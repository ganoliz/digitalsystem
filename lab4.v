==> flow/design.v <==
`timescale 1ns/10ps
module lab4(clk_50M,reset_n,write,write_control,write_address,write_data,write_complete,i2c_sda_1,i2c_scl);
	input clk_50M,reset_n,write;
	input [7:0]write_control;
	input [7:0] write_data;
	input [15:0] write_address;
	output reg write_complete;
	output reg i2c_scl;
	inout i2c_sda_1;
	reg i2c_sda;
	reg write_d1;
	reg write_d2;
	reg scl_d1;
	reg scl_d2;
	reg start;
	reg OE;
	assign write_neg= ~write_d1 & write_d2;
	assign write_pos= write_d1 & ~write_d2;
	reg [6:0] count_scl;
	reg init;
	reg [20:0] count_100us;
	reg [20:0] count_50us;
	wire out= i2c_sda;
	assign i2c_sda_1 =out;
always @ (posedge clk_50M or negedge reset_n)
begin
	if(!reset_n)
	begin
		write_complete<=1'b1;
		i2c_scl<=1'b1;
		i2c_sda<=1'b1;
		write_d1<= #1 1'b0;
		write_d2<= #1 1'b0;
		start<=1'b0;
		count_scl<=7'd0;
		count_100us<=20'd0;
		count_50us<=20'd0;
		init<=1'b0;
	end
	else begin
		write_d1<= #1 write;
		write_d2<= #1 write_d1;
		if(write_pos==1 && write_complete==1'b1)
		begin
			i2c_sda<=1'b0;
			start<=1'b1;
			write_complete<=1'b0;
		end
		if(start==1)
		begin
			i2c_sda<=1'b0;
			init<=1'b1;    
			start<=1'b0;
		end
		if(init==1 && count_scl<7'd75)    
		begin
			if(count_100us<20'd5000)
			begin
				count_100us<=count_100us+1'd1;
			end
			else if(count_100us>=20'd5000)
			begin
				count_100us<=20'd0;
				count_scl<=count_scl+1'd1;
			end
		end
		else if(init==1 && count_scl>=7'd75)
		begin
			init<=1'b0;
			count_scl<=7'd0;
		end
		case(count_scl)
		7'd1: begin  i2c_scl<=1'b0; if(count_50us<2500)begin    count_50us<=count_50us+1'd1; end  else if(count_50us>=2500)i2c_sda<=write_control[7];  end
		7'd2: begin  i2c_scl<=1'b1; count_50us<=20'd0; i2c_sda<=write_control[7];  end
		7'd3: begin  i2c_scl<=1'b0; if(count_50us<2500)begin    count_50us<=count_50us+1'd1; end  else if(count_50us>=2500)i2c_sda<=write_control[6];  end
		7'd4: begin  i2c_scl<=1'b1;count_50us<=20'd0; i2c_sda<=write_control[6];  end
		7'd5: begin  i2c_scl<=1'b0; if(count_50us<2500)begin    count_50us<=count_50us+1'd1; end  else if(count_50us>=2500)i2c_sda<=write_control[5];  end
		7'd6: begin  i2c_scl<=1'b1;count_50us<=20'd0; i2c_sda<=write_control[5];  end
		7'd7: begin  i2c_scl<=1'b0; if(count_50us<2500)begin    count_50us<=count_50us+1'd1; end  else if(count_50us>=2500)i2c_sda<=write_control[4];  end
		7'd8: begin  i2c_scl<=1'b1;count_50us<=20'd0; i2c_sda<=write_control[4];  end
		7'd9: begin  i2c_scl<=1'b0; if(count_50us<2500)begin    count_50us<=count_50us+1'd1; end  else if(count_50us>=2500)i2c_sda<=write_control[3];  end
		7'd10: begin  i2c_scl<=1'b1;count_50us<=20'd0; i2c_sda<=write_control[3];  end
		7'd11: begin  i2c_scl<=1'b0;if(count_50us<2500)begin    count_50us<=count_50us+1'd1; end  else if(count_50us>=2500) i2c_sda<=write_control[2];  end
		7'd12: begin  i2c_scl<=1'b1;count_50us<=20'd0; i2c_sda<=write_control[2];  end
		7'd13: begin  i2c_scl<=1'b0;if(count_50us<2500)begin    count_50us<=count_50us+1'd1; end  else if(count_50us>=2500) i2c_sda<=write_control[1];  end
		7'd14: begin  i2c_scl<=1'b1;count_50us<=20'd0; i2c_sda<=write_control[1];  end
		7'd15: begin  i2c_scl<=1'b0; if(count_50us<2500)begin    count_50us<=count_50us+1'd1; end  else if(count_50us>=2500)i2c_sda<=write_control[0];  end
		7'd16: begin  i2c_scl<=1'b1;count_50us<=20'd0; i2c_sda<=write_control[0];  end
		7'd17: begin  i2c_scl<=1'b0;if(count_50us<2500)begin    count_50us<=count_50us+1'd1; end  else if(count_50us>=2500) i2c_sda<=1'bz;  end
		7'd18: begin  i2c_scl<=1'b1;count_50us<=20'd0; i2c_sda<=1'bz;  end
 		7'd19: begin  i2c_scl<=1'b0;if(count_50us<2500)begin    count_50us<=count_50us+1'd1; end  else if(count_50us>=2500) i2c_sda<=1'b0;  end
		7'd20: begin  i2c_scl<=1'b1; count_50us<=20'd0;i2c_sda<=1'b0;  end
		7'd21: begin  i2c_scl<=1'b0; if(count_50us<2500)begin    count_50us<=count_50us+1'd1; end  else if(count_50us>=2500)i2c_sda<=write_address[14];  end
		7'd22: begin  i2c_scl<=1'b1; count_50us<=20'd0;i2c_sda<=write_address[14];  end
		7'd23: begin  i2c_scl<=1'b0; if(count_50us<2500)begin    count_50us<=count_50us+1'd1; end  else if(count_50us>=2500)i2c_sda<=write_address[13];  end
		7'd24: begin  i2c_scl<=1'b1; count_50us<=20'd0;i2c_sda<=write_address[13];  end
		7'd25: begin  i2c_scl<=1'b0; if(count_50us<2500)begin    count_50us<=count_50us+1'd1; end  else if(count_50us>=2500)i2c_sda<=write_address[12];  end
		7'd26: begin  i2c_scl<=1'b1;count_50us<=20'd0; i2c_sda<=write_address[12];  end
		7'd27: begin  i2c_scl<=1'b0; if(count_50us<2500)begin    count_50us<=count_50us+1'd1; end  else if(count_50us>=2500)i2c_sda<=write_address[11];  end
		7'd28: begin  i2c_scl<=1'b1; count_50us<=20'd0;i2c_sda<=write_address[11];  end
		7'd29: begin  i2c_scl<=1'b0; if(count_50us<2500)begin    count_50us<=count_50us+1'd1; end  else if(count_50us>=2500)i2c_sda<=write_address[10];  end
		7'd30: begin  i2c_scl<=1'b1;count_50us<=20'd0; i2c_sda<=write_address[10];  end
		7'd31: begin  i2c_scl<=1'b0;if(count_50us<2500)begin    count_50us<=count_50us+1'd1; end  else if(count_50us>=2500) i2c_sda<=write_address[9];  end
		7'd32: begin  i2c_scl<=1'b1;count_50us<=20'd0; i2c_sda<=write_address[9];  end
		7'd33: begin  i2c_scl<=1'b0; if(count_50us<2500)begin    count_50us<=count_50us+1'd1; end  else if(count_50us>=2500)i2c_sda<=write_address[8];  end
		7'd34: begin  i2c_scl<=1'b1; count_50us<=20'd0; i2c_sda<=write_address[8];  end
		7'd35: begin  i2c_scl<=1'b0;if(count_50us<2500)begin    count_50us<=count_50us+1'd1; end  else if(count_50us>=2500) i2c_sda<=1'bz;  end
		7'd36: begin  i2c_scl<=1'b1;count_50us<=20'd0; i2c_sda<=1'bz;  end
		7'd37: begin  i2c_scl<=1'b0;if(count_50us<2500)begin    count_50us<=count_50us+1'd1; end  else if(count_50us>=2500) i2c_sda<=write_address[7];  end
		7'd38: begin  i2c_scl<=1'b1;count_50us<=20'd0; i2c_sda<=write_address[7];  end
		7'd39: begin  i2c_scl<=1'b0;if(count_50us<2500)begin    count_50us<=count_50us+1'd1; end  else if(count_50us>=2500) i2c_sda<=write_address[6];  end
		7'd40: begin  i2c_scl<=1'b1;count_50us<=20'd0; i2c_sda<=write_address[6];  end
		7'd41: begin  i2c_scl<=1'b0;if(count_50us<2500)begin    count_50us<=count_50us+1'd1; end  else if(count_50us>=2500) i2c_sda<=write_address[5];  end
		7'd42: begin  i2c_scl<=1'b1;count_50us<=20'd0; i2c_sda<=write_address[5];  end
		7'd43: begin  i2c_scl<=1'b0;if(count_50us<2500)begin    count_50us<=count_50us+1'd1; end  else if(count_50us>=2500) i2c_sda<=write_address[4];  end
		7'd44: begin  i2c_scl<=1'b1;count_50us<=20'd0; i2c_sda<=write_address[4];  end
		7'd45: begin  i2c_scl<=1'b0;if(count_50us<2500)begin    count_50us<=count_50us+1'd1; end  else if(count_50us>=2500) i2c_sda<=write_address[3];  end
		7'd46: begin  i2c_scl<=1'b1;count_50us<=20'd0; i2c_sda<=write_address[3];  end
		7'd47: begin  i2c_scl<=1'b0; if(count_50us<2500)begin    count_50us<=count_50us+1'd1; end  else if(count_50us>=2500)i2c_sda<=write_address[2];  end
		7'd48: begin  i2c_scl<=1'b1;count_50us<=20'd0; i2c_sda<=write_address[2];  end
		7'd49: begin  i2c_scl<=1'b0;if(count_50us<2500)begin    count_50us<=count_50us+1'd1; end  else if(count_50us>=2500) i2c_sda<=write_address[1];  end
		7'd50: begin  i2c_scl<=1'b1;count_50us<=20'd0; i2c_sda<=write_address[1];  end
		7'd51: begin  i2c_scl<=1'b0;if(count_50us<2500)begin    count_50us<=count_50us+1'd1; end  else if(count_50us>=2500) i2c_sda<=write_address[0];  end
		7'd52: begin  i2c_scl<=1'b1;count_50us<=20'd0; i2c_sda<=write_address[0];  end
		7'd53: begin  i2c_scl<=1'b0;if(count_50us<2500)begin    count_50us<=count_50us+1'd1; end  else if(count_50us>=2500) i2c_sda<=1'bz;  end
		7'd54: begin  i2c_scl<=1'b1;count_50us<=20'd0; i2c_sda<=1'bz;  end
		7'd55: begin  i2c_scl<=1'b0; if(count_50us<2500)begin    count_50us<=count_50us+1'd1; end  else if(count_50us>=2500)i2c_sda<=write_data[7];  end
		7'd56: begin  i2c_scl<=1'b1;count_50us<=20'd0; i2c_sda<=write_data[7];  end
		7'd57: begin  i2c_scl<=1'b0; if(count_50us<2500)begin    count_50us<=count_50us+1'd1; end  else if(count_50us>=2500)i2c_sda<=write_data[6];  end
		7'd58: begin  i2c_scl<=1'b1;count_50us<=20'd0; i2c_sda<=write_data[6];  end
		7'd59: begin  i2c_scl<=1'b0; if(count_50us<2500)begin    count_50us<=count_50us+1'd1; end  else if(count_50us>=2500)i2c_sda<=write_data[5];  end
		7'd60: begin  i2c_scl<=1'b1;count_50us<=20'd0; i2c_sda<=write_data[5];  end
		7'd61: begin  i2c_scl<=1'b0; if(count_50us<2500)begin    count_50us<=count_50us+1'd1; end  else if(count_50us>=2500)i2c_sda<=write_data[4];  end
		7'd62: begin  i2c_scl<=1'b1;count_50us<=20'd0; i2c_sda<=write_data[4];  end
		7'd63: begin  i2c_scl<=1'b0; if(count_50us<2500)begin    count_50us<=count_50us+1'd1; end  else if(count_50us>=2500)i2c_sda<=write_data[3];  end
		7'd64: begin  i2c_scl<=1'b1;count_50us<=20'd0; i2c_sda<=write_data[3];  end
		7'd65: begin  i2c_scl<=1'b0; if(count_50us<2500)begin    count_50us<=count_50us+1'd1; end  else if(count_50us>=2500)i2c_sda<=write_data[2];  end
		7'd66: begin  i2c_scl<=1'b1;count_50us<=20'd0; i2c_sda<=write_data[2];  end
		7'd67: begin  i2c_scl<=1'b0; if(count_50us<2500)begin    count_50us<=count_50us+1'd1; end  else if(count_50us>=2500)i2c_sda<=write_data[1];  end
		7'd68: begin  i2c_scl<=1'b1;count_50us<=20'd0; i2c_sda<=write_data[1];  end
		7'd69: begin  i2c_scl<=1'b0; if(count_50us<2500)begin    count_50us<=count_50us+1'd1; end  else if(count_50us>=2500)i2c_sda<=write_data[0];  end
		7'd70: begin  i2c_scl<=1'b1;count_50us<=20'd0; i2c_sda<=write_data[0];  end
		7'd71: begin  i2c_scl<=1'b0; if(count_50us<2500)begin    count_50us<=count_50us+1'd1; end  else if(count_50us>=2500)  i2c_sda<=1'bz;  end
		7'd72: begin  i2c_scl<=1'b1;count_50us<=20'd0; i2c_sda<=1'bz;  end
		7'd73:begin  i2c_scl<=1'b0; i2c_sda<=1'b0; end
		7'd74:begin  i2c_scl<=1'b1; i2c_sda<=1'b0; end
		7'd75:begin  i2c_scl<=1'b1; i2c_sda<=1'b1;  write_complete<=1'b1; end
		endcase
	end
end
endmodule
## From RTL to reports: lab4

What the tools print for lab4, step after step.
Line numbers count from 1 in the design file above.
Library cell names are shortened.
The mark -- stands for no value.

- Design top: lab4
- Clock port: clk_50M
- Standard-cell library: sky130hd
- Library corner: tt_025C_1v80

## After elaboration

Yosys after proc, flatten, opt, wreduce and memory -nomap, before mapping. Memory bits, and registers merged into a memory's read port (data or address), are not among the register bits. Print and check cells are not counted. Equal cells are merged and count once.

- Add/subtract/negate cells: 3
- Magnitude comparators: 6
- Equal/unequal tests: 78
- Muxes and demuxes: 85
- Bitwise logic cells: 2
- Reduce/logical cells: 18

Operators with widths:

| operator | number |
|---|---|
| == test 7 x 6 -> 1 bit (second input constant) | 32 |
| == test 7 x 5 -> 1 bit (second input constant) | 16 |
| == test 7 bit (second input constant) | 12 |
| two-way mux 1 bit | 75 |
| OR reduction 36 bit | 2 |
| case mux 1 bit (select 67 bit) | 1 |
| two-way mux 21 bit | 3 |
| == test 7 x 4 -> 1 bit (second input constant) | 8 |
| adder 21 x 1 -> 21 bit (second input constant) | 2 |
| case mux 21 bit (select 2 bit) | 1 |
| OR reduction 38 bit | 1 |
| nonzero test 37 bit | 1 |
| OR reduction 37 bit | 1 |
| == test 7 x 3 -> 1 bit (second input constant) | 4 |
| two-way mux 7 bit | 4 |
| >= comparator 21 x 12 -> 1 bit (second input constant) | 1 |
| less-than comparator 21 x 12 -> 1 bit (second input constant) | 1 |
| >= comparator 21 x 13 -> 1 bit (second input constant) | 1 |
| less-than comparator 21 x 13 -> 1 bit (second input constant) | 1 |
| == test 7 x 2 -> 1 bit (second input constant) | 2 |
| nonzero test 2 bit | 4 |
| OR reduction 4 bit | 2 |
| adder 7 x 1 -> 7 bit (second input constant) | 1 |
| == test 7 x 1 -> 1 bit (second input constant) | 1 |
| >= comparator 7 bit (second input constant) | 1 |
| less-than comparator 7 bit (second input constant) | 1 |
| inequality test 2 x 1 -> 1 bit (second input constant) | 2 |
| AND reduction 2 bit | 2 |

Other operator kinds: 7; their cells: 9.

- Bits in registers: 56
- Input port bits: 35
- Output and inout bits: 3

## Longest topological paths

Longest topological path by Yosys (ltp), each cell counted once; first at word level (registers and memories cut), then after technology mapping (sequential cells cut; the memories' decode and read muxes count).

- Word-level depth: 8
- ABC_AREA: 0
- Gate-level depth with buffers: 12
- Depth with buffers taken out: 9

## After synthesis

The flow's flattened synthesis, as Yosys stat reports it; memories are mapped. The netlist is that of the ABC_AREA named above (0 if unset); the other value can give another one.
The area totals of this step are shown rounded.

Cell types:

| cell type | number | area in all (sq um) |
|---|---|---|
| dfrtp_1 | 53 | 1.33E+03 |
| o21ai_0 | 35 | 175.168 |
| nor2_1 | 40 | 150.144 |
| and2_1 | 19 | 118.864 |
| nand3_1 | 23 | 115.11 |
| nand2_1 | 30 | 112.608 |
| a21oi_1 | 20 | 100.096 |
| nand2b_1 | 14 | 87.584 |
| and3_1 | 13 | 81.328 |
| dfstp_2 | 3 | 78.826 |
| ha_1 | 6 | 75.072 |
| nor3_1 | 15 | 75.072 |
| nor4_1 | 11 | 68.816 |
| a22o_1 | 7 | 61.309 |
| a22oi_1 | 8 | 60.058 |
| mux2i_1 | 6 | 60.058 |
| o31ai_1 | 8 | 60.058 |
| nand4_1 | 9 | 56.304 |

Other cell types: 53; their cells: 151.

- Standard cells after synthesis: 471
- Cell area after synthesis: 3974 sq um
- Area of sequential cells: 1405 sq um
- Flip-flops: 56
- Buffer cells: 33

## Path before layout

Source: OpenSTA report_checks on the synthesized netlist (no wires, ideal clock, input and output delay 20% of the period each), path of least setup slack; recovery checks are left aside. Register names are those of the netlist, which keeps one name where synthesis merged equal registers.

- Kind: reg2reg
- From: reg count_scl[1]
- To: reg count_50us[9]
- Clock period: 3.39 ns
- Library setup time: 0.079 ns
- Time at the first pin: 0.000 ns
- Arrival time: 2.634 ns
- Required time: 3.311 ns
- Slack: 0.677 ns
- Path delay: 2.713 ns
- Driving pins on the path: 13
- Synthesis period reached: 2.713 ns

"path delay" is the arrival time less input delay plus setup time.
"driving pins on the path": output pins that drive a net of the path, with the launching flip-flop's if there is one; two outputs of one cell count as two.
"synthesis period reached" = period - worst setup slack (recovery checks aside). The figure is calculated, with input and output delays left at 20% of the set period.
Between the ends stands the longest chain of elaborated cells between them, by number of cells; it is not shown to be the way that was timed. Of several equally long chains one is given.
A line is the first line of the expression or statement that the cell stems from. Yosys adds cells for indexed reads and writes and turns some case tables into memories.
At most two assigning lines are given for a register; there are more.

- Cells stage by stage: dfrtp_1 > inv_1 > ha_1 > buf_2 > nor2_2 > o221a_2 > o221ai_2 > or4_1 > buf_2 > o31ai_4 > buf_6 > o41ai_1 > a21oi_1
- Cells in the longest elaborated chain: 4
- Elaborated cells between the ends (all ways): 78
- Source lines of those cells: 1

RTL lines, path post-synthesis:

| item | RTL line | source |
|---|---|---|
| start: declaration | 19 | `reg [6:0] count_scl;` |
| start: assignment | 35 | `count_scl<=7'd0;` |
| start: assignment | 64 | `count_scl<=count_scl+1'd1;` |
| == test 7 bit | 72 | `case(count_scl)` |
| OR reduction 36 bit | -- |  |
| inequality test 2 x 1 -> 1 bit | -- |  |
| AND reduction 2 bit | -- |  |
| end: assignment | 73 | `7'd1: begin i2c_scl<=1'b0; if(count_50us<2500)begin count_50us<=count_50us+1'd1; end else if(count_50us>=2500) ...` |
| end: assignment | 74 | `7'd2: begin i2c_scl<=1'b1; count_50us<=20'd0; i2c_sda<=write_control[7]; end` |
| end: declaration | 22 | `reg [20:0] count_50us;` |

## Timing after layout

Path of least setup slack in the final report of job 1 (OpenROAD, finished layout, wires in). Where an end is a register, its clock arrival counts in the times.

- Kind: reg2reg
- From: reg count_scl[1]
- To: reg count_50us[3]
- Clock period: 3.17 ns
- Library setup time: 0.07 ns
- Time at the first pin: 0.30 ns
- Arrival time: 3.19 ns
- Required time: 3.39 ns
- Slack: 0.21 ns
- Driving pins on the path: 11

Between the ends stands the longest chain of elaborated cells between them, by number of cells; it is not shown to be the way that was timed. Of several equally long chains one is given.
At most two assigning lines are given for a register; there are more.

- Cells stage by stage: dfrtp_1 > inv_1 > ha_1 > o211a_1 > o21ai_0 > a211oi_1 > or4_1 > o31ai_4 > buf_4 > or3_1 > a21oi_1
- Cells in the longest elaborated chain: 4
- Elaborated cells between the ends (all ways): 78
- Source lines of those cells: 1

RTL lines, path after layout:

| item | RTL line | source |
|---|---|---|
| start: declaration | 19 | `reg [6:0] count_scl;` |
| start: assignment | 35 | `count_scl<=7'd0;` |
| start: assignment | 64 | `count_scl<=count_scl+1'd1;` |
| == test 7 bit | 72 | `case(count_scl)` |
| OR reduction 36 bit | -- |  |
| inequality test 2 x 1 -> 1 bit | -- |  |
| AND reduction 2 bit | -- |  |
| end: assignment | 73 | `7'd1: begin i2c_scl<=1'b0; if(count_50us<2500)begin count_50us<=count_50us+1'd1; end else if(count_50us>=2500) ...` |
| end: assignment | 74 | `7'd2: begin i2c_scl<=1'b1; count_50us<=20'd0; i2c_sda<=write_control[7]; end` |
| end: declaration | 22 | `reg [20:0] count_50us;` |

Module lab4, platform sky130hd: 2 stored runs of the flow (Yosys, OpenROAD) with differing settings, in no particular order. Input and output delays are each 20% of the period that was set; the output load is 0.01 pF.
"period reached" = clock period - worst setup slack. The figure is calculated, with input and output delays left at 20% of the set period.
"critical setup path time": the worst setup path's part of the clock period (all of it between registers, 20% less for each end at a port) less its slack. A launch clock that arrives late makes it longer, a capture clock that arrives late makes it shorter.
"total design power" rests on the timing tool's default activity at the inputs, not on a simulated workload.
The measured numbers are rounded.
Among the settings, -- means not set for that run.

| name | job 1 | job 2 |
|---|---|---|
| period_ns | 3.17 | 1.69 |
| CORE_UTILIZATION | 26 | 40 |
| PLACE_DENSITY_LB_ADDON | 0.11 | -- |
| CELL_PAD_IN_SITES_GLOBAL_PLACEMENT | 3 | -- |
| ABC_AREA | 0 | -- |
| GPL_TIMING_DRIVEN | 1 | -- |
| GPL_ROUTABILITY_DRIVEN | 1 | -- |
| CTS_CLUSTER_DIAMETER | 156 | -- |
| CAP_MARGIN | 10 | 20 |
| CORE_MARGIN | 2 | 2 |
| SLEW_MARGIN | 20 | 20 |
| netlist area reported by Yosys (sq um) | 3974 | 3974 |
| std-cell area (final layout) (sq um) | 4855 | 6449 |
| critical setup path time (ns) | 2.96 | 2.60 |
| type of the worst setup path | reg2reg | reg2reg |
| period reached (ns) | 2.964 | 2.599 |
| total negative slack (ns) | 0.000 | -24.15 |
| total design power (uW) | 1367 | 2381 |
| die footprint (sq um) | 16290 | 10750 |
| worst setup slack after layout (ns) | 0.206 | -0.909 |
