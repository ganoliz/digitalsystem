==> flow/design.v <==
module lab_pre4(clk_50,reset_n,IRDA,client_1,client_2,client_3,client_4,key_1,key_2,inverse_1,inverse_2,lcd_EN,
        lcd_RW,lcd_ON,lcd_RS,lcd_DATA);
input clk_50,reset_n  ;
input IRDA;
output reg [3:0] client_1;
output reg [3:0] client_2;
output reg [3:0] client_3;
output reg [3:0] client_4;
output reg [3:0] key_1;
output reg [3:0] inverse_1;
output reg [3:0] key_2;
output reg [3:0] inverse_2;
output reg lcd_EN,lcd_RW,lcd_ON,lcd_RS;
output reg [7:0]lcd_DATA;
reg [2:0] state;
reg[2:0]  state_lcd=3'b0;
reg [20:0] counter_init=21'd0;   
reg [3:0]init_set=4'd0;     
reg  [3:0]state_counter=4'b0;
reg  [2:0]counter_ST=3'b0;    
reg [19:0]delay=20'd0;
reg   [2:0] address=3'b0;  
reg   [19:0] delay_state=20'd0;
reg delay_flag;
reg IRDA_d1;
reg IRDA_d2;
assign IRDA_neg=~IRDA_d1 & IRDA_d2;
assign IRDA_pos=IRDA_d1 & ~IRDA_d2;
reg [19:0] count_leader_1;
reg [19:0] count_leader_2;
reg [19:0] count_logic_1;
reg [19:0] count_logic_2;
reg [1:0] edge_state;   
reg [9:0] data_cnt;
reg [31:0] full_data;
reg test_logic;
reg stop_wait;
parameter Idle_state=3'b0;
parameter Leader_Check_state=3'b001;
parameter Receive_Data_state=3'b010;
parameter Data_Check_state=3'b011;
parameter state_initial=3'b100;
parameter state_send_address=3'b101;
parameter state_send_data=3'b110;
always @(posedge clk_50 or negedge reset_n)
begin
		if(!reset_n)
		begin
			lcd_RW<=1'b0;
			lcd_ON<=1'b0;
			lcd_RS<=1'b0;
			lcd_EN<=1'b0;
			lcd_DATA<=8'b0;
			counter_ST<=3'b0;
		   state_counter<=4'b0;
			delay_state<=20'd0;
			address<=3'b0;
		   delay<=20'd0;
			counter_init<=21'd0;
			init_set<=4'd0;
			delay_flag<=1'b0;
			state<=Idle_state;
			state_lcd<=state_initial;
			edge_state<=2'b0;
			IRDA_d1<=1'b0;
			IRDA_d2<=1'b0;
			count_leader_1<=20'd0;
			count_leader_2<=20'd0;
			count_logic_1<=20'd0;
			count_logic_2<=20'd0;
			data_cnt<=10'b0;
			full_data<=32'b0;
			test_logic<=1'b0;
			stop_wait<=1'b0;
		client_1<=3'b0;
		client_2<=3'b0;
		client_3<=3'b0;
		client_4<=3'b0;
		key_1<=3'b0;
		inverse_1<=3'b0;
		key_2<=3'b0;
		inverse_2<=3'b0;
		end
		else begin
			IRDA_d1<= #1 IRDA;
			IRDA_d2<=#1 IRDA_d1;
			if(counter_ST<3'd7)
			begin
			counter_ST<=counter_ST+1'b1;
			end
			else if(counter_ST>=3'd7)    
			begin
				if(state_counter<4'd7)    
				begin
				state_counter<=state_counter+1'b1;
				end
				else if(state_counter>=4'd7)
				begin
					if(state_counter>=4'd7 && delay_flag==1'b1)
						begin
						state_counter<=4'd0;
						delay_flag<=1'b0;
						end
					else if(state_counter>=4'd7 && delay_flag==1'b0)
					begin
							state_counter<=4'd7;
					end  
				end
				counter_ST<=3'd0;
			end
			case(state_counter)    
					4'd0: begin   lcd_EN<=1'b0;              end
					4'd1: begin   lcd_EN<=1'b0;              end
					4'd2: begin   lcd_EN<=1'b1;              end
					4'd3: begin   lcd_EN<=1'b1;              end
					4'd4: begin   lcd_EN<=1'b1;              end
					4'd5: begin   lcd_EN<=1'b0;              end
					4'd6: begin   lcd_EN<=1'b0;              end
					4'd7: begin   lcd_EN<=1'b0;              end
				endcase	
					if(state_counter==4'd7)
					begin
					if(init_set==2)
					begin
							if(delay_state<20'd80000)
							begin
									delay_state<=delay_state+1'd1;
							end
							else if(delay_state>=20'd80000)
							begin
									delay_state<=20'd0;
									delay_flag<=1'b1;
							end
					end
					else 
					begin
						if(delay_state<20'd250)
							begin
									delay_state<=delay_state+1'd1;
							end
							else if(delay_state>=20'd250)
							begin
										delay_state<=20'd0;
									delay_flag<=1'b1;
							end     
						end   
					end
		  if(counter_init<21'd1000000)
				begin
					counter_init<=counter_init+1'd1;
				end
			else if(counter_init>=21'd1000000)	
		   begin
				if(state_lcd==state_initial)
				begin 
					if(init_set==0)
					begin
							if(state_counter>=4'd0 && state_counter<4'd6)
							begin
									lcd_RS<=0; lcd_RW<=0; 
							end
						if(state_counter>=4'd1 && state_counter< 4'd6)
						begin
								lcd_DATA<=8'b00111000;  
						end
						if(state_counter>=4'd7)
						begin
								if(delay<20'd250)
								begin
										delay<=delay+1'd1;
								end
								else if(delay>=20'd250) begin
									init_set<=init_set+1'b1;
									delay<=20'd0;
								end                    
						end	
				   end
					else if (init_set==1)
					begin
						if(state_counter>=4'd0 && state_counter<4'd6)
						begin
								lcd_RS<=1'b0; lcd_RW<=1'b0;
						end
						if(state_counter>=4'd1 && state_counter< 4'd6)
						begin
								lcd_DATA<=8'b00001000;  
						end
						if(state_counter>=4'd7)
						begin
								if(delay<20'd250)
								begin
										delay<=delay+1'd1;
								end
								else if(delay>=20'd250)
								begin
								init_set<=init_set+1'b1;
								delay<=20'd0;
								end                      
						end
					end	
					else if(init_set==2)
					begin
						if(state_counter>=4'd0 && state_counter<4'd6)
						begin
								lcd_RS<=0;  lcd_RW<=0; 
						end		
						if(state_counter>=4'd1 && state_counter< 4'd6)
						begin
								lcd_DATA<=8'b00000001;   
						end
						if(state_counter>=4'd7)
						begin
								if(delay<20'd80000)
								begin
										delay<=delay+1'd1;
								end
								else if(delay>=20'd80000)
								begin
								init_set<=init_set+1'b1;
								delay<=20'd0;
								end
                  end  				
					end
					else if (init_set==3)
					begin
						if(state_counter>=4'd0 && state_counter<4'd6)
						begin
								lcd_RS<=0;   lcd_RW<=0;
						end
						if(state_counter>=4'd1 && state_counter< 4'd6)
						begin	
								lcd_DATA<=8'b00000110; 
					   end
						if(state_counter>=4'd7)
						begin
								if(delay<20'd250)
								begin
										delay<=delay+1'd1;
								end
								else if(delay>=20'd250)
								begin
								state<=state_send_address;
								delay<=20'd0;
								end
						end
					end
			 end	
				else  if(state_lcd==state_send_address)
				begin
				   case(address) 
					 3'b000:
					   begin 
								if(state_counter>=4'd1 && state_counter< 4'd6)
								begin  
									lcd_DATA<=8'b10000000; 
								end 
								else if(state_counter>=4'd7)
								begin   
										if(delay<20'd250)
										begin 
												delay<=delay+1'd1;   
										end
										else if(delay>=20'd250)
										begin    
												delay<=20'd0; 
												state_lcd<=state_send_data;      
										end  
								end       
							end
				 endcase
					if(state_counter>=4'd0 && state_counter<4'd6)
					begin
						lcd_RS<=0;
						lcd_RW<=0;
					end
				end
				else  if(state_lcd==state_send_data)
				begin
					if(state_counter>=4'd0 && state_counter<4'd6)
					begin
							lcd_RS<=1'b1;
							lcd_RW<=1'b0;
					end
					 case(address) 
					 3'b000:begin if(state_counter>=4'd1 && state_counter< 4'd6)begin lcd_DATA<=8'b00110000;  end   else if(state_counter>=4'd7)begin 		if(delay<20'd250)begin  delay<=delay+1'd1;   end else if(delay>=20'd250)begin    delay<=20'd0;  address<=address+1'b1;        end    end  end
					 3'b001:begin if(state_counter>=4'd1 && state_counter< 4'd6)begin lcd_DATA<=8'b00110000;   end   else if(state_counter>=4'd7)begin  		if(delay<20'd250)begin  delay<=delay+1'd1;   end else if(delay>=20'd250)begin    delay<=20'd0;   address<=address+1'b1;        end   end  end
					 3'b010:begin if(state_counter>=4'd1 && state_counter< 4'd6)begin lcd_DATA<=8'b00111010;       end   else if(state_counter>=4'd7)begin 		if(delay<20'd250)begin  delay<=delay+1'd1;   end else if(delay>=20'd250)begin    delay<=20'd0;   address<=address+1'b1;        end   end  end 
					 3'b011:begin if(state_counter>=4'd1 && state_counter< 4'd6)begin lcd_DATA<=8'b00110000;  end   else if(state_counter>=4'd7)begin  	   if(delay<20'd250)begin  delay<=delay+1'd1;   end else if(delay>=20'd250)begin    delay<=20'd0;   address<=address+1'b1;        end   end  end
					 3'b100:begin if(state_counter>=4'd1 && state_counter< 4'd6)begin lcd_DATA<=8'b00110000;   end   else if(state_counter>=4'd7)begin  		if(delay<20'd250)begin  delay<=delay+1'd1;   end else if(delay>=20'd250)begin    delay<=20'd0;   address<=address+1'b1;        end   end  end
					 3'b101:begin if(state_counter>=4'd1 && state_counter< 4'd6)begin lcd_DATA<=8'b00111010;       end   else if(state_counter>=4'd7)begin  		if(delay<20'd250)begin  delay<=delay+1'd1;   end else if(delay>=20'd250)begin    delay<=20'd0;  address<=address+1'b1;        end    end  end
					 3'b110:begin if(state_counter>=4'd1 && state_counter< 4'd6)begin lcd_DATA<=8'b00110000;  end   else if(state_counter>=4'd7)begin   		if(delay<20'd250)begin  delay<=delay+1'd1;   end else if(delay>=20'd250)begin    delay<=20'd0;   address<=address+1'b1;        end    end   end
					 3'b111:begin if(state_counter>=4'd1 && state_counter< 4'd6)begin lcd_DATA<=8'b00110000;   end   else if(state_counter>=4'd7)begin  		if(delay<20'd250)begin  delay<=delay+1'd1;   end else if(delay>=20'd250)begin    delay<=20'd0;  state_lcd<=state_send_address;    address<=3'b0;      end     end   end
				    endcase
				end
			end	
		if(state==Idle_state)
		begin
			if(IRDA_neg==1)
			begin
				state<=Leader_Check_state;
			end
		end
		else if(state==Leader_Check_state)
			begin
				if(IRDA==0 && edge_state==1'b0)
				begin
					count_leader_1<=count_leader_1+1'd1;
				end
				if(IRDA_pos==1'b1)
				begin
					edge_state<=2'b1;
				end
				if(IRDA==1 && count_leader_1 >=400000 && count_leader_1 <500000 && edge_state==2'b1)
				begin
					count_leader_2<=count_leader_2+1'd1;
				end
				else if(edge_state==2'b1 && count_leader_1 < 400000 )
				begin
					count_leader_1<=20'd0;
					state<=Idle_state;
				end
				else if(edge_state==2'b1 && count_leader_1 >= 500000 )
				begin
					count_leader_1<=20'd0;
					state<=Idle_state;
				end
				if(IRDA_neg==1 &&  count_leader_2 >=200000 && count_leader_2< 300000 && edge_state==2'b1)
				begin
					count_leader_2<=20'd0;
					count_leader_1<=20'd0;
					state<=Receive_Data_state;
					edge_state<=2'b0;
				end
				else if(IRDA_neg==1 && count_leader_2 >=300000 && edge_state==2'b1)
				begin
					count_leader_2<=20'd0;
					count_leader_1<=20'd0;
					state<=Idle_state;
					edge_state<=2'b0;
				end
				else if(IRDA_neg==1 && count_leader_1<200000 && edge_state==2'b1)
				begin
					count_leader_2<=20'd0;
					count_leader_1<=20'd0;
					state<=Idle_state;
					edge_state<=2'b0;
				end
			end
			else if(state==Receive_Data_state)
			begin
					if(IRDA_pos==1 && data_cnt<6'b100000)
					begin
						edge_state<=2'b1;
					end
					else if(IRDA_neg==1 && edge_state==2'b1)   
					begin
						edge_state<=2'b0;
						if(data_cnt<6'b100000)
						begin
								data_cnt<=data_cnt+1'b1;
								test_logic<=1'b1;    
						end
						else if(data_cnt>=6'b100000)
						begin
								stop_wait<=1'b1;
						end
					end
					if(stop_wait==1'b1)
					begin
							if(wait_time<20'd20000)
								begin
									wait_time<=wait_time+1'b1;
								   if(IRDA_pos==1)
									begin
												data_cnt<=0;
												test_logic<=1'b0;
												state<=Data_Check_state;
												wait_time<=20'd0;
												stop_wait<=1'b0;
									end
								else if(wait_time>=20'd20000)
								begin
												data_cnt<=0;
												test_logic<=1'b0;
												state<=Idle_state;
												wait_time<=20'd0;
												full_data<=32'b0;
												stop_wait<=1'b0;
								end
								end
					end
					if(IRDA==0 && edge_state==2'b0)  
					begin
							count_logic_1<=count_logic_1+1'b1;
					end
					else if(IRDA==1 && edge_state==2'b1)  
					begin
							if(count_logic_1<20000)
							begin
								count_logic_1<=20'd0;
								edge_state<=2'b0;
								state<=Idle_state;
								data_cnt<=0;
								full_data<=32'b0;
							end
							else if(count_logic_1>20000 && count_logic_1<30000)
							begin
								count_logic_2<=count_logic_2+1'd1;
							end
							else if(count_logic_1>=30000)
							begin
								count_logic_1<=20'd0;
								edge_state<=2'b0;
								state<=Idle_state;
								data_cnt<=0;
								full_data<=32'b0;
							end
					end
					else if(test_logic==1'b1)   
					begin
							count_logic_1<=20'd0;
							test_logic<=1'b0;
							if(count_logic_2<20000)
							begin
								state<=Idle_state;
								count_logic_2<=20'd0;
								data_cnt<=0;
								full_data<=32'b0;
							end
							else if(count_logic_2>=20000 && count_logic_2<40000)
							begin
									full_data<=full_data+( 0 <<(data_cnt-1) );
									count_logic_2<=20'd0;
							end
							else if(count_logic_2>=40000 && count_logic_2<90000)
							begin
									full_data<=full_data+( 1 <<(data_cnt-1) );
									count_logic_2<=20'd0;
							end
							else   
							begin
								state<=Idle_state;
								count_logic_2<=20'd0;
								data_cnt<=0;	
								full_data<=32'b0;
							end
					end
			end
		else if(state==Data_Check_state)
		begin
				client_1<=full_data[3:0];
				client_2<=full_data[7:4];
				client_3<=full_data[11:8];
				client_4<=full_data[15:12];
				key_1<=full_data[19:16];
				key_2<=full_data[23:20];
				inverse_1<=full_data[27:24];
				inverse_2<=full_data[31:28];
				state<=Idle_state;
		end
	end
	end
endmodule 
Step by step through the tools: lab_pre4:

What the tools print for lab_pre4, step after step.
Lines are those of the file above, counted from 1.
Cell names lack the library's common part.
Not given: -

* design top: lab_pre4
* clock port: clk_50
* standard-cell library: sky130hd
* timing corner: tt_025C_1v80

Word-level counts:

Yosys after proc, flatten, opt, wreduce and memory -nomap, before mapping. Memory bits, and registers merged into a memory's read port (data or address), are not among the register bits. Print and check cells are not counted.

* word-level cells: 440
* input bits: 3
* bits in registers: 254
* output and inout port bits: 44

* shift operators: 2
* magnitude comparators: 38
* muxes and demuxes: 216
* equal/unequal tests: 48
* $add $sub $neg: 16
* bitwise gates (word level): 16
* reductions and logical operators: 70

Operators with widths (number)
* 20-bit two-way mux: 41
* 32-bit two-way mux: 13
* 3-bit two-way mux: 56
* 10-bit two-way mux: 16
* 20-bit by 1-bit adder with 20-bit output (second input constant): 6
* 8-bit two-way mux: 15
* 1-bit by 32-bit left shift with 32-bit output (first input constant): 2
* 32-bit adder: 2
* 20-bit by 15-bit < comparator with 1-bit output (second input constant): 3
* 20-bit by 17-bit < comparator with 1-bit output (second input constant): 3
* 20-bit by 19-bit greater-or-equal comparator with 1-bit output (second input constant): 3
* 20-bit by 19-bit < comparator with 1-bit output (second input constant): 3
* 4-bit two-way mux: 13
* 1-bit two-way mux: 46
* 20-bit by 15-bit greater-or-equal comparator with 1-bit output (second input constant): 2
* 20-bit by 17-bit greater-or-equal comparator with 1-bit output (second input constant): 2
* 20-bit by 8-bit greater-or-equal comparator with 1-bit output (second input constant): 2
* 20-bit by 8-bit < comparator with 1-bit output (second input constant): 2
* 2-bit two-way mux: 13
* 3-bit nonzero test: 8
* 1-bit logical AND: 23
* 21-bit by 1-bit adder with 21-bit output (second input constant): 1
* 21-bit by 20-bit greater-or-equal comparator with 1-bit output (second input constant): 1
* 21-bit by 20-bit < comparator with 1-bit output (second input constant): 1
* 3-bit equality test (second input constant): 7
* 10-bit AND reduction: 2
* 20-bit by 15-bit > comparator with 1-bit output (second input constant): 1
* 20-bit by 16-bit greater-or-equal comparator with 1-bit output (second input constant): 1

Not listed: further kinds 60, cells in them 118.

Depth:

Depth = most cells in a row (Yosys ltp): at word level without a register or memory, in the mapped netlist without a sequential cell, where the memories' decode and read muxes count.

* word-level depth: 24
* ABC_AREA: 0
* mapped depth: 24
* gate-level depth less buffers: 21

Synthesis result:

Source: synth_stat.txt of the flow (Yosys; design flattened, memories mapped). It holds for the ABC_AREA given above (unset counts as 0); a run with the other value may have another netlist.

* flip-flops: 252
* cells in the netlist: 1655
* mapped area: 14737.9 um2

Cell types
* dfrtp_1: number 249, area in all 6.23E+03 um2
* nor2_1: number 215, area in all 807.024 um2
* ha_1: number 63, area in all 788.256 um2
* o21ai_0: number 121, area in all 605.581 um2
* nand2_1: number 161, area in all 604.33 um2
* xor2_1: number 59, area in all 516.746 um2
* nand3_1: number 98, area in all 490.47 um2
* xnor2_1: number 55, area in all 481.712 um2
* mux2_2: number 40, area in all 450.432 um2
* a21oi_1: number 66, area in all 330.317 um2
* and3_1: number 36, area in all 225.216 um2
* clkbuf_1: number 57, area in all 213.955 um2
* o31ai_1: number 28, area in all 210.202 um2
* nor3_1: number 40, area in all 200.192 um2
* nor2b_1: number 29, area in all 181.424 um2
* a21o_1: number 24, area in all 180.173 um2
* nand4_1: number 28, area in all 175.168 um2
* inv_1: number 42, area in all 157.651 um2

Other cell types: 55; their cells: 244.

Timing after synthesis:

Path of least setup slack by OpenSTA after synthesis, without wires, with an ideal clock, recovery checks aside; 20% of the period is set as input and as output delay. Where synthesis merged equal registers, the netlist keeps one of their names.

* path type: register -> register
* start point: register data_cnt[0]
* end point: register full_data[31]
* library setup time: 0.121 ns
* data arrival time: 4.652 ns
* setup slack: -0.283 ns
* driving pins on the path: 23
* delay of the path: 4.773 ns
* required time: 4.369 ns
* clock period: 4.49 ns
* buffers on the path: 3
* synthesis period reached: 4.773 ns

"delay of the path" = arrival - input delay + setup time.
"driving pins on the path" counts driving pins, that of a launching flip-flop among them; a cell with two outputs on the path counts twice.
"synthesis period reached" is the clock period less the worst setup slack; recovery checks do not enter. This is arithmetic on one report: input and output delays are still those of the set period (20% each).
At most two assigning lines are given for a register; there are more.

* cells stage by stage: dfrtp_1 -> clkbuf_1 -> inv_1 -> ha_1 -> clkbuf_1 -> o21ai_0 -> o21ai_0 -> a21oi_1 -> a21oi_1 -> or2_2 -> clkbuf_1 -> or2_2 -> inv_1 -> ha_1 -> a21oi_1 -> nand4b_1 -> a211oi_1 -> nor3_1 -> nand3_1 -> a31oi_1 -> mux2_2 -> a31o_2 -> a22o_1

Ends and longest elaborated chain, post-synthesis
* start, declared: line 34 `reg [9:0] data_cnt;`
* start, assigned: line 71 `data_cnt<=10'b0;`
* start, assigned: line 360 `data_cnt<=data_cnt+1'b1;`
* end, assigned: line 432 `full_data<=full_data+( 0 <<(data_cnt-1) );`
* end, assigned: line 437 `full_data<=full_data+( 1 <<(data_cnt-1) );`
* end, declared: line 35 `reg [31:0] full_data;`

Chain of elaborated cells between the ends: none given.

Timing after layout:

From the final timing report of run 1: the path of least setup slack in the routed layout; clock arrival at registers is part of the times.

* path type: register -> register
* start point: register count_logic_2[7]
* end point: register full_data[30]
* library setup time: 0.13 ns
* data arrival time: 4.68 ns
* buffers on the path: 1
* clock period: 3.14 ns
* driving pins on the path: 21
* setup slack: -1.13 ns
* required time: 3.55 ns

The rows between start and end are the longest chain of elaborated cells between them; the timing report does not say that the signal goes this way. Where chains are equally long, one stands for them.
A line is the first line of the expression or statement that the cell stems from. Yosys adds cells for indexed reads and writes and turns some case tables into memories.
At most two assigning lines are given for a register; there are more.

* cells stage by stage: dfrtp_1 -> or4_1 -> a311o_1 -> a21oi_2 -> o211ai_1 -> or2_4 -> nand2b_4 -> nor2_4 -> ha_4 -> inv_2 -> fa_2 -> nor2b_4 -> o31ai_2 -> a21oi_2 -> o41ai_4 -> buf_6 -> o22ai_4 -> a41oi_4 -> o21ai_2 -> xnor2_1 -> o21ai_1
* cells in the longest elaborated chain: 8
* elaborated cells on any way between the ends: 13
* source lines of those cells: 6
* those cells by class: compare: 5; mux: 6; reduce/logical: 2

Ends and longest elaborated chain, after layout
* start, declared: line 32 `reg [19:0] count_logic_2;`
* start, assigned: line 70 `count_logic_2<=20'd0;`
* start, assigned: line 408 `count_logic_2<=count_logic_2+1'd1;`
* 20-bit by 16-bit greater-or-equal comparator with 1-bit output: line 435 `else if(count_logic_2>=40000 && count_logic_2<90000)`
* 1-bit logical AND: line 435
* 32-bit two-way mux: line 435
* 32-bit two-way mux: line 430 `else if(count_logic_2>=20000 && count_logic_2<40000)`
* 32-bit two-way mux: line 423 `if(count_logic_2<20000)`
* 32-bit two-way mux: line 419 `else if(test_logic==1'b1)`
* 32-bit two-way mux: line 396 `else if(IRDA==1 && edge_state==2'b1)`
* 32-bit two-way mux: line 392 `if(IRDA==0 && edge_state==2'b0)`
* end, assigned: line 432 `full_data<=full_data+( 0 <<(data_cnt-1) );`
* end, assigned: line 437 `full_data<=full_data+( 1 <<(data_cnt-1) );`
* end, declared: line 35 `reg [31:0] full_data;`

Ticket comment

lab_pre4 through Yosys and OpenROAD on sky130hd: 2 stored runs, unordered, with their settings and measured results. The constraints put input and output delay at 20% of the set period each and load the outputs with 0.01 pF.
"achieved clock period": clock period set for the run, less the worst setup slack. It is reckoned from that one timing run; input and output delays stay at 20% of the period that was set.
"allowed time less slack (worst setup path)" is the time allowed to the run's worst setup path (the clock period less input and output delay, where it has them) less its slack. Clock arrival times count: a late capture clock shortens it, a late launch clock lengthens it.
By "total power of the final layout" is meant OpenSTA's value without simulated activity: inputs other than the clock are taken to toggle once in ten clock periods, and the tool carries that through the logic.

### Run 1

==> flow/run.sh <==
#!/bin/bash
# the make line also repeats the synthesis and layout settings of config.mk as NAME=value (left out here)
make -C /OpenROAD-flow-scripts/flow DESIGN_CONFIG=/design/flow/config.mk WORK_HOME=/design/flow/orfs CLKGATE_MAP_FILE= finish
==> flow/config.mk <==
export PLATFORM = sky130hd
export DESIGN_NAME = lab_pre4
export DESIGN_NICKNAME = lab_pre4
export VERILOG_FILES = /design/flow/design.v
export SDC_FILE = /design/flow/constraint.sdc
export NUM_CORES = 4
export LEC_CHECK = 0
export CAP_MARGIN = 30
export CELL_PAD_IN_SITES_GLOBAL_PLACEMENT = 2
export CORE_ASPECT_RATIO = 0.69
export CORE_MARGIN = 7
export CORE_UTILIZATION = 51
export PLACE_DENSITY = 0.7
export SETUP_SLACK_MARGIN = 0.76
export SLEW_MARGIN = 0
==> flow/constraint.sdc <==
create_clock -name core_clock -period 3.14 [get_ports {clk_50}]
set_input_delay 0.6280 -clock core_clock [delete_from_list [all_inputs] [get_ports {clk_50}]]
set_output_delay 0.6280 -clock core_clock [all_outputs]
set_load 0.01 [all_outputs]

Results of run 1:
- Mapped cell area after synthesis: 14,737.9 um2
- Area inside the die boundary: 33,935.6 um2
- Standard-cell area after routing: 20,469.6 um2
- Utilization of the finished layout: 72.2 %
- Setup slack of the critical path: -1.127 ns
- Setup TNS: -25.067 ns
- Total power of the final layout: 7,387 uW
- Achieved clock period: 4.267 ns
- Allowed time less slack (worst setup path): 4.27 ns
- Critical path type: register -> register

### Run 2

==> flow/run.sh <==
#!/bin/bash
# the make line also repeats the synthesis and layout settings of config.mk as NAME=value (left out here)
make -C /OpenROAD-flow-scripts/flow DESIGN_CONFIG=/design/flow/config.mk WORK_HOME=/design/flow/orfs CLKGATE_MAP_FILE= finish
==> flow/config.mk <==
export PLATFORM = sky130hd
export DESIGN_NAME = lab_pre4
export DESIGN_NICKNAME = lab_pre4
export VERILOG_FILES = /design/flow/design.v
export SDC_FILE = /design/flow/constraint.sdc
export NUM_CORES = 4
export LEC_CHECK = 0
export CAP_MARGIN = 20
export CELL_PAD_IN_SITES_DETAIL_PLACEMENT = 2
export CELL_PAD_IN_SITES_GLOBAL_PLACEMENT = 3
export CORE_MARGIN = 2
export CORE_UTILIZATION = 53
export CTS_CLUSTER_DIAMETER = 378
export SLEW_MARGIN = 5
==> flow/constraint.sdc <==
create_clock -name core_clock -period 3.42 [get_ports {clk_50}]
set_input_delay 0.6840 -clock core_clock [delete_from_list [all_inputs] [get_ports {clk_50}]]
set_output_delay 0.6840 -clock core_clock [all_outputs]
set_load 0.01 [all_outputs]

Outcome of run 2: stopped before the end: placement reported GPL-0301
